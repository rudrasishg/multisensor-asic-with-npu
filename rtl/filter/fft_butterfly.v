==> flow/design.v <==
module fft_butterfly #(
    parameter DATA_WIDTH = 16
)(
    input wire clk,
    input wire rst_n,
    input wire signed [DATA_WIDTH-1:0] in_a_real,
    input wire signed [DATA_WIDTH-1:0] in_a_imag,
    input wire signed [DATA_WIDTH-1:0] in_b_real,
    input wire signed [DATA_WIDTH-1:0] in_b_imag,
    input wire signed [DATA_WIDTH-1:0] twiddle_real,
    input wire signed [DATA_WIDTH-1:0] twiddle_imag,
    output reg signed [DATA_WIDTH-1:0] out_a_real,
    output reg signed [DATA_WIDTH-1:0] out_a_imag,
    output reg signed [DATA_WIDTH-1:0] out_b_real,
    output reg signed [DATA_WIDTH-1:0] out_b_imag
);
    wire signed [2*DATA_WIDTH-1:0] mult_wr_br;   
    wire signed [2*DATA_WIDTH-1:0] mult_wi_bi;   
    wire signed [2*DATA_WIDTH-1:0] mult_wr_bi;   
    wire signed [2*DATA_WIDTH-1:0] mult_wi_br;   
    assign mult_wr_br = twiddle_real * in_b_real;
    assign mult_wi_bi = twiddle_imag * in_b_imag;
    assign mult_wr_bi = twiddle_real * in_b_imag;
    assign mult_wi_br = twiddle_imag * in_b_real;
    wire signed [DATA_WIDTH-1:0] wb_real;
    wire signed [DATA_WIDTH-1:0] wb_imag;
    assign wb_real = (mult_wr_br - mult_wi_bi) >>> (DATA_WIDTH - 1);
    assign wb_imag = (mult_wr_bi + mult_wi_br) >>> (DATA_WIDTH - 1);
    wire signed [DATA_WIDTH:0] sum_real;
    wire signed [DATA_WIDTH:0] sum_imag;
    wire signed [DATA_WIDTH:0] diff_real;
    wire signed [DATA_WIDTH:0] diff_imag;
    assign sum_real  = in_a_real + wb_real;
    assign sum_imag  = in_a_imag + wb_imag;
    assign diff_real = in_a_real - wb_real;
    assign diff_imag = in_a_imag - wb_imag;
    always @(posedge clk or negedge rst_n) begin
        if (!rst_n) begin
            out_a_real <= {DATA_WIDTH{1'b0}};
            out_a_imag <= {DATA_WIDTH{1'b0}};
            out_b_real <= {DATA_WIDTH{1'b0}};
            out_b_imag <= {DATA_WIDTH{1'b0}};
        end
        else begin
            out_a_real <= sum_real[DATA_WIDTH:1];    
            out_a_imag <= sum_imag[DATA_WIDTH:1];
            out_b_real <= diff_real[DATA_WIDTH:1];
            out_b_imag <= diff_imag[DATA_WIDTH:1];
        end
    end
endmodule
## Tool chain data of fft_butterfly

Tool output for the design above, in the order of the flow.
Line numbers count from 1 in the design file above.
Operators: Yosys type, input widths -> output width; for muxes data width and select width s.
Library cell names are shortened.
The mark - stands for no value.

- Top: fft_butterfly
- Clock: clk
- Library: sky130hd
- Timing corner: tt_025C_1v80

## After elaboration

Yosys after proc, flatten, opt, wreduce and memory -nomap, before mapping. Enables and synchronous resets that opt folds into registers are not counted as muxes. Memory bits, and registers merged into a memory's read port (data or address), are not among the register bits. Print and check cells are not counted. Equal cells are merged and count once.

- Register bits: 64
- Bits of input ports: 98
- Output and inout bits: 64
- Word-level cells: 14

- Add/subtract/negate cells: 6
- Multipliers: 4

Operators by type and width:

| cell | number |
|---|---|
| $mul 16x16->31 | 4 |
| $add 16x16->17 | 2 |
| $sub 16x16->17 | 2 |
| $add 31x31->31 | 1 |
| $sub 31x31->31 | 1 |

## Logic depth

Depth = most cells in a row (Yosys ltp): at word level without a register or memory, in the mapped netlist without a sequential cell, where the memories' decode and read muxes count.

- Depth after elaboration: 3
- ABC_AREA: 1
- Depth in mapped cells: 43
- Depth with buffers taken out: 41

## Netlist

The flow's flattened synthesis, as Yosys stat reports it; memories are mapped. The netlist is that of the ABC_AREA named above (0 if unset); the other value can give another one.

Cells by type:

| cell | number | total area (um^2) |
|---|---|---|
| fa_1 | 1,123 | 2.25E+04 |
| inv_1 | 1,936 | 7,266.97 |
| nand2_1 | 1,233 | 4.63E+03 |
| ha_1 | 364 | 4.55E+03 |
| dfrtp_1 | 64 | 1.6E+03 |
| clkbuf_1 | 192 | 720.691 |
| xor2_1 | 81 | 709.43 |
| a21oi_1 | 116 | 580.557 |
| xnor2_1 | 52 | 455.437 |
| nor2_1 | 107 | 401.635 |
| o21ai_0 | 50 | 250.24 |
| nand3_1 | 48 | 240.23 |
| nor3_1 | 16 | 80.077 |
| nand4_1 | 12 | 75.072 |
| o21a_1 | 10 | 75.072 |
| nand3b_1 | 8 | 60.058 |
| or2_2 | 9 | 56.304 |
| o21bai_1 | 7 | 52.55 |

Other cell types: 25; their cells: 77.

- Cell count: 5,505
- Cell area after synthesis: 0.0448005 mm^2
- Sequential part of the area: 0.0016015 mm^2
- Mapped flip-flops: 64
- Buffers: 200

## Worst setup path after synthesis

Path of least setup slack by OpenSTA after synthesis, without wires, with an ideal clock, recovery checks aside; 20% of the period is set as input and as output delay. Where synthesis merged equal registers, the netlist keeps one of their names.

- Path kind: input port to flip-flop
- Start point: input port in_b_imag[0]
- End point: register out_a_real[15]
- Clock period: 10.6 ns
- Input delay: 2.120 ns
- Library setup time: 0.121 ns
- Time at the first pin: 2.120 ns
- Data arrival time: 9.752 ns
- Data required time: 10.479 ns
- Path slack: 0.727 ns
- Path delay: 7.753 ns
- Stages on the path: 35
- Buffers on the path: 2
- Synthesis period reached: 9.873 ns

"path delay" = arrival - input delay + setup time.
"stages on the path" counts driving pins, that of a launching flip-flop among them; a cell with two outputs on the path counts twice.
"synthesis period reached" is the clock period less the worst setup slack; recovery checks do not enter. This is arithmetic on one report: input and output delays are still those of the set period (20% each).
The rows between start and end are the longest chain of elaborated cells between them; the timing report does not say that the signal goes this way. Where chains are equally long, one stands for them.
Each line given opens the expression or statement behind the cell; cells for indexed reads and writes are added by Yosys, which also makes memories of some case tables.

- Path through: clkbuf_1 -> nand2_1 -> inv_1 -> fa_1 -> inv_1 -> fa_1 -> inv_1 -> fa_1 -> inv_1 -> fa_1 -> fa_1 -> fa_1 -> fa_1 -> inv_1 -> fa_1 -> inv_1 -> ha_1 -> a21oi_1 -> o21ai_0 -> a21oi_1 -> nand3_1 -> nand2_1 -> nand2_1 -> a21oi_1 -> or2_1 -> nand2_1 -> ha_1 -> clkbuf_1 -> nand4_1 -> nand3b_1 -> o211ai_1 -> a21oi_1 -> o21bai_1 -> nand2_1 -> a22o_1
- Cells in the longest elaborated chain: 3
- Elaborated cells on any way between the ends: 3
- RTL lines with such cells: 3
- Classes of those cells: add/sub: 2; mul: 1

RTL lines, path after synthesis:

| element | RTL line | source |
|---|---|---|
| start: declaration | 9 | `input wire signed [DATA_WIDTH-1:0] in_b_imag,` |
| $mul 16x16->31 | 22 | `assign mult_wi_bi = twiddle_imag * in_b_imag;` |
| $sub 31x31->31 | 27 | `assign wb_real = (mult_wr_br - mult_wi_bi) >>> (DATA_WIDTH - 1);` |
| $add 16x16->17 | 33 | `assign sum_real  = in_a_real + wb_real;` |
| end: assignment | 39 | `out_a_real <= {DATA_WIDTH{1'b0}};` |
| end: assignment | 45 | `out_a_real <= sum_real[DATA_WIDTH:1];` |
| end: declaration | 12 | `output reg signed [DATA_WIDTH-1:0] out_a_real,` |

## Path in the finished layout

Path of least setup slack in the final report of record 1 (OpenROAD, finished layout, wires in). Where an end is a register, its clock arrival counts in the times.

- Path kind: input port to flip-flop
- Start point: input port in_b_imag[10]
- End point: register out_b_imag[13]
- Clock period: 14.4 ns
- Input delay: 2.88 ns
- Library setup time: 0.07 ns
- Time at the first pin: 2.88 ns
- Data arrival time: 14.27 ns
- Data required time: 14.74 ns
- Path slack: 0.46 ns
- Stages on the path: 36
- Buffers on the path: 3

The rows between start and end are the longest chain of elaborated cells between them; the timing report does not say that the signal goes this way. Where chains are equally long, one stands for them.

- Path through: clkdlybuf4s50_1 -> clkdlybuf4s15_1 -> nand2_1 -> fa_1 -> fa_1 -> fa_1 -> fa_1 -> inv_1 -> fa_1 -> fa_1 -> fa_1 -> inv_1 -> fa_1 -> inv_1 -> ha_1 -> nand2_1 -> nor3_1 -> nand2_2 -> nand2_1 -> nand2_2 -> nand2_2 -> a21oi_2 -> xnor2_1 -> ha_1 -> buf_2 -> inv_1 -> nand3_1 -> nand2_1 -> a21oi_1 -> o21ai_1 -> a21boi_1 -> o21ai_0 -> nand2_1 -> nand3_1 -> nand2_1 -> nand2_1
- Cells in the longest elaborated chain: 3
- Elaborated cells on any way between the ends: 3
- RTL lines with such cells: 3
- Classes of those cells: add/sub: 2; mul: 1

RTL lines, path after layout:

| element | RTL line | source |
|---|---|---|
| start: declaration | 9 | `input wire signed [DATA_WIDTH-1:0] in_b_imag,` |
| $mul 16x16->31 | 23 | `assign mult_wr_bi = twiddle_real * in_b_imag;` |
| $add 31x31->31 | 28 | `assign wb_imag = (mult_wr_bi + mult_wi_br) >>> (DATA_WIDTH - 1);` |
| $sub 16x16->17 | 36 | `assign diff_imag = in_a_imag - wb_imag;` |
| end: assignment | 42 | `out_b_imag <= {DATA_WIDTH{1'b0}};` |
| end: assignment | 48 | `out_b_imag <= diff_imag[DATA_WIDTH:1];` |
| end: declaration | 15 | `output reg signed [DATA_WIDTH-1:0] out_b_imag` |

Subject: fft_butterfly on sky130hd, stored results

Hello all,

2 stored runs of fft_butterfly in the flow (synthesis by Yosys, layout by OpenROAD, sky130hd cells), in arbitrary order. Constraints: input delay and output delay 20% of the set period each, output load 0.01 pF.
"worst setup path time" is the time allowed to the run's worst setup path (the clock period less input and output delay, where it has them) less its slack. Clock arrival times count: a late capture clock shortens it, a late launch clock lengthens it.
A setting shown as n/a is not set for that run.

| item | record 1 | record 2 |
|---|---|---|
| period_ns | 14.4 | 14.5 |
| CORE_UTILIZATION | 36 | 29 |
| SETUP_SLACK_MARGIN | 0.46 | n/a |
| CORE_MARGIN | 8 | 9 |
| CELL_PAD_IN_SITES_GLOBAL_PLACEMENT | 1 | n/a |
| CELL_PAD_IN_SITES_DETAIL_PLACEMENT | 1 | n/a |
| TNS_END_PERCENT | 20 | 10 |
| ABC_AREA | 1 | 0 |
| GPL_TIMING_DRIVEN | 0 | n/a |
| GPL_ROUTABILITY_DRIVEN | 0 | n/a |
| CTS_CLUSTER_SIZE | 88 | n/a |
| CTS_CLUSTER_DIAMETER | 218 | n/a |
| MIN_ROUTING_LAYER | met2 | n/a |
| CAP_MARGIN | 20 | 20 |
| SLEW_MARGIN | 20 | 20 |
| PLACE_DENSITY | n/a | 0.57 |
| MAX_ROUTING_LAYER | n/a | met4 |
| utilization after routing (%) | 39.7 | 32.2 |
| die area (mm^2) | 0.135991 | 0.162804 |
| cell area after synthesis (mm^2) | 0.0448005 | 0.0430951 |
| worst setup path time (ns) | 11.06 | 10.70 |
| kind of the worst setup path | input port to flip-flop | input port to flip-flop |
| worst setup slack after layout (ns) | 0.464 | 0.899 |

Thanks
