==> flow/design.v <==
module dc_removal_filter #(
   parameter data_width = 16,
   parameter coeff_width = 16,  
   parameter alpha = 16'h7FE0  
   ) (
      input wire clk,
      input wire rst_n,
      input wire signed [data_width-1:0] data_in,
      input wire data_valid,
      output reg signed [data_width-1:0] data_out,
      output reg data_out_valid
    );
     reg signed [data_width-1:0] x_prev;  
     reg signed [data_width-1:0] y_prev;  
     wire signed [data_width:0] diff_in;  
     wire signed [data_width:0] sum_temp;  
     wire signed [data_width + coeff_width -1:0] mult_result;
     assign diff_in = data_in - x_prev;
     assign sum_temp = y_prev + diff_in;
     assign mult_result = sum_temp * $signed(alpha);
     wire signed [data_width-1:0] filtered_output;
     assign filtered_output = mult_result[data_width + coeff_width -2 : coeff_width -1];
     always @(posedge clk or negedge rst_n) begin
        if (!rst_n) begin
           x_prev <= {data_width{1'b0}};
           y_prev <= {data_width{1'b0}};
           data_out <= {data_width{1'b0}};
           data_out_valid <= 1'b0;
        end
        else begin
           if (data_valid) begin
              x_prev <= data_in;
              y_prev <= filtered_output;
              data_out <= filtered_output;
              data_out_valid <= 1'b1;
           end
           else begin 
              data_out_valid <= 1'b0;
           end
        end
     end
endmodule
======== Tool chain data of dc_removal_filter ========
What the tools print for dc_removal_filter, step after step.
Lines are those of the file above, counted from 1.
A cell with -- has no value.
inputs
  top module .............................. dc_removal_filter
  clock ................................... clk
  cell library ............................ sky130hd
  corner .................................. tt_025C_1v80

======== Elaborated design ========
Counts by Yosys on the flattened word-level netlist (proc, flatten, opt, wreduce; memories kept). Register bits leave out memories and registers merged into their read ports (data or address); mux counts leave out enables and synchronous resets folded into registers. Print and check cells are left out. Cells with the same type and inputs are merged into one.
operators by class
  mux-type cells .......................... 1
  $mul .................................... 1
  add/sub/neg operators ................... 2
operator list
  kind                                                                    number
  17-bit by 11-bit multiplier with 26-bit output (second input constant)  1
  16-bit by 16-bit subtractor with 17-bit output                          1
  16-bit by 17-bit adder with 17-bit output                               1
  1-bit two-way mux                                                       1
storage and ports
  bits of input ports ..................... 19
  register bits ........................... 33

======== Longest topological paths ========
Yosys ltp: most cells in a row. Word level: on the elaborated netlist, between registers, memories and ports. Mapped: between sequential cells and ports; inverters and the memories' decode and read muxes count.
logic depth
  depth in word-level cells ............... 3
  ABC_AREA ................................ 0
  depth in mapped cells ................... 32
  gate-level depth less buffers ........... 32

======== Mapped cells and area ========
Source: synth_stat.txt of the flow (Yosys; design flattened, memories mapped). It holds for the ABC_AREA given above (unset counts as 0); a run with the other value may have another netlist.
mapped netlist
  standard cells after synthesis .......... 779
  sequential part of the area ............. 825.8 sq um
  cell area after synthesis ............... 7219.4 sq um
  mapped flip-flops ....................... 33
  buffer cells ............................ 17
cell types
  cell                       number  area in all (sq um)
  sky130_fd_sc_hd__fa_1      105     2.1E+03
  sky130_fd_sc_hd__ha_1      85      1063.52
  sky130_fd_sc_hd__dfrtp_1   33      825.792
  sky130_fd_sc_hd__inv_1     217     814.531
  sky130_fd_sc_hd__xnor2_1   42      367.853
  sky130_fd_sc_hd__mux2_2    17      191.434
  sky130_fd_sc_hd__a21oi_1   35      175.168
  sky130_fd_sc_hd__xor2_1    16      140.134
  sky130_fd_sc_hd__o21ai_0   24      120.115
  sky130_fd_sc_hd__a21o_1    15      112.608
  sky130_fd_sc_hd__nor2_1    30      112.608
  sky130_fd_sc_hd__nand2_1   28      105.101
  sky130_fd_sc_hd__o21bai_1  10      75.072
  sky130_fd_sc_hd__mux2i_1   7       70.067
  sky130_fd_sc_hd__o41ai_4   2       55.053
  sky130_fd_sc_hd__nor3_1    9       45.043
  sky130_fd_sc_hd__xnor3_1   2       45.043
  sky130_fd_sc_hd__a31oi_1   7       43.792
Other cell types: 52; their cells: 95.

======== Worst setup path after synthesis ========
OpenSTA on the mapped netlist: ideal clock, no wires. The path of least setup slack (recovery checks aside). Input and output delay are each 20% of the period. Register names are those of the netlist, which keeps one name where synthesis merged equal registers.
timing path post-synthesis
  path kind ............................... input port to flip-flop
  start point ............................. input data_in[7]
  end point ............................... register y_prev[14]
  buffers on the path ..................... 1
  setup slack ............................. 1920 ps
  library setup time ...................... 87 ps
  stages on the path ...................... 25
  path delay .............................. 6721 ps
  clock period ............................ 10800 ps
  launch time at the first pin ............ 2160 ps
  arrival time ............................ 8794 ps
  period reached after synthesis .......... 8880 ps
"path delay" is the arrival time less input delay plus setup time.
"stages on the path": output pins that drive a net of the path, with the launching flip-flop's if there is one; two outputs of one cell count as two.
"period reached after synthesis" = period - worst setup slack (recovery checks aside). The figure is calculated, with input and output delays left at 20% of the set period.
Between the ends stands the longest chain of elaborated cells between them, by number of cells; it is not shown to be the way that was timed. Of several equally long chains one is given.
Each line given opens the expression or statement behind the cell; cells for indexed reads and writes are added by Yosys, which also makes memories of some case tables.
on the way, post-synthesis
  cell sequence ........................... sky130_fd_sc_hd__inv_1 -> sky130_fd_sc_hd__fa_1 -> sky130_fd_sc_hd__inv_1 -> sky130_fd_sc_hd__ha_1 -> sky130_fd_sc_hd__clkbuf_2 -> sky130_fd_sc_hd__nand2_1 -> sky130_fd_sc_hd__o211a_1 -> sky130_fd_sc_hd__or2_2 -> sky130_fd_sc_hd__a21boi_2 -> sky130_fd_sc_hd__o21bai_1 -> sky130_fd_sc_hd__and3_1 -> sky130_fd_sc_hd__or3_1 -> sky130_fd_sc_hd__fa_1 -> sky130_fd_sc_hd__fa_1 -> sky130_fd_sc_hd__fa_1 -> sky130_fd_sc_hd__fa_1 -> sky130_fd_sc_hd__inv_1 -> sky130_fd_sc_hd__fa_1 -> sky130_fd_sc_hd__inv_1 -> sky130_fd_sc_hd__ha_1 -> sky130_fd_sc_hd__nand2_1 -> sky130_fd_sc_hd__o41ai_4 -> sky130_fd_sc_hd__a311oi_1 -> sky130_fd_sc_hd__or4_1 -> sky130_fd_sc_hd__o211ai_1
  length of the longest elaborated chain .. 3
ends and longest elaborated chain, post-synthesis
  what                                            RTL line  text
  start, declared                                 8         input wire signed [data_width-1:0] data_in,
  16-bit by 16-bit subtractor with 17-bit output  18        assign diff_in = data_in - x_prev;
  16-bit by 17-bit adder with 17-bit output       19        assign sum_temp = y_prev + diff_in;
  17-bit by 11-bit multiplier with 26-bit output  20        assign mult_result = sum_temp * $signed(alpha);
  end, assigned                                   26        y_prev <= {data_width{1'b0}};
  end, assigned                                   33        y_prev <= filtered_output;
  end, declared                                   14        reg signed [data_width-1:0] y_prev;

======== Worst path after layout ========
From the final timing report of job 2: the path of least setup slack in the routed layout; clock arrival at registers is part of the times.
The path's times are printed in steps of 10 ps; the period is the one set.
timing path post-layout
  path kind ............................... input port to flip-flop
  start point ............................. input data_in[1]
  end point ............................... register y_prev[15]
  clock period ............................ 7580 ps
  buffers on the path ..................... 3
  setup slack ............................. -410 ps
  launch time at the first pin ............ 1520 ps
  arrival time ............................ 8210 ps
  stages on the path ...................... 28
  library setup time ...................... 80 ps
Between the ends stands the longest chain of elaborated cells between them, by number of cells; it is not shown to be the way that was timed. Of several equally long chains one is given.
on the way, post-layout
  cell sequence ........................... sky130_fd_sc_hd__buf_6 -> sky130_fd_sc_hd__inv_2 -> sky130_fd_sc_hd__fa_2 -> sky130_fd_sc_hd__fa_2 -> sky130_fd_sc_hd__and2b_2 -> sky130_fd_sc_hd__o31a_4 -> sky130_fd_sc_hd__o21a_1 -> sky130_fd_sc_hd__nor2_4 -> sky130_fd_sc_hd__xnor2_4 -> sky130_fd_sc_hd__inv_2 -> sky130_fd_sc_hd__fa_2 -> sky130_fd_sc_hd__inv_2 -> sky130_fd_sc_hd__fa_1 -> sky130_fd_sc_hd__fa_1 -> sky130_fd_sc_hd__fa_1 -> sky130_fd_sc_hd__inv_2 -> sky130_fd_sc_hd__fa_1 -> sky130_fd_sc_hd__inv_2 -> sky130_fd_sc_hd__ha_4 -> sky130_fd_sc_hd__o21ai_2 -> sky130_fd_sc_hd__a22oi_2 -> sky130_fd_sc_hd__o41ai_4 -> sky130_fd_sc_hd__buf_4 -> sky130_fd_sc_hd__o41ai_4 -> sky130_fd_sc_hd__buf_4 -> sky130_fd_sc_hd__mux2_4 -> sky130_fd_sc_hd__a21o_1 -> sky130_fd_sc_hd__a31oi_1
  length of the longest elaborated chain .. 3
ends and longest elaborated chain, post-layout
  what                                            RTL line  text
  start, declared                                 8         input wire signed [data_width-1:0] data_in,
  16-bit by 16-bit subtractor with 17-bit output  18        assign diff_in = data_in - x_prev;
  16-bit by 17-bit adder with 17-bit output       19        assign sum_temp = y_prev + diff_in;
  17-bit by 11-bit multiplier with 26-bit output  20        assign mult_result = sum_temp * $signed(alpha);
  end, assigned                                   26        y_prev <= {data_width{1'b0}};
  end, assigned                                   33        y_prev <= filtered_output;
  end, declared                                   14        reg signed [data_width-1:0] y_prev;

==> runs of dc_removal_filter <==
Record of 2 stored runs of the RTL-to-layout flow on dc_removal_filter, platform sky130hd. The runs are unordered. Constraints: input delay and output delay 20% of the set period each, output load 0.01 pF.
By "clock period achieved" is meant the clock period of the run minus its worst setup slack. This is arithmetic on one report: input and output delays are still those of the set period (20% each).

---- job 1 ----
settings
  period_ns = 9.19
  CORE_UTILIZATION = 70
  SETUP_SLACK_MARGIN = -0.52
  CORE_ASPECT_RATIO = 0.88
  CORE_MARGIN = 2
  CELL_PAD_IN_SITES_GLOBAL_PLACEMENT = 2
  ABC_AREA = 0
  CAP_MARGIN = 10
  SLEW_MARGIN = 0
  MIN_ROUTING_LAYER = met2
results
  incomplete, placement halted on GPL-0301

---- job 2 ----
settings
  period_ns = 7.58
  CORE_UTILIZATION = 19
  PLACE_DENSITY = 0.73
  CELL_PAD_IN_SITES_GLOBAL_PLACEMENT = 1
  CTS_CLUSTER_SIZE = 19
  SLEW_MARGIN = 20
  MAX_ROUTING_LAYER = met5
  CAP_MARGIN = 20
  CORE_MARGIN = 2
results
  sum of negative setup slack ............. -3445 ps
  worst-case hold slack ................... 524 ps
  synthesized cell area ................... 7219.4 sq um
  utilization after layout ................ 29.5%
  area inside the die boundary ............ 39573.1 sq um
  clock period achieved ................... 7987 ps
  standard-cell area after layout ......... 11073.1 sq um
  worst slack on setup checks ............. -407 ps
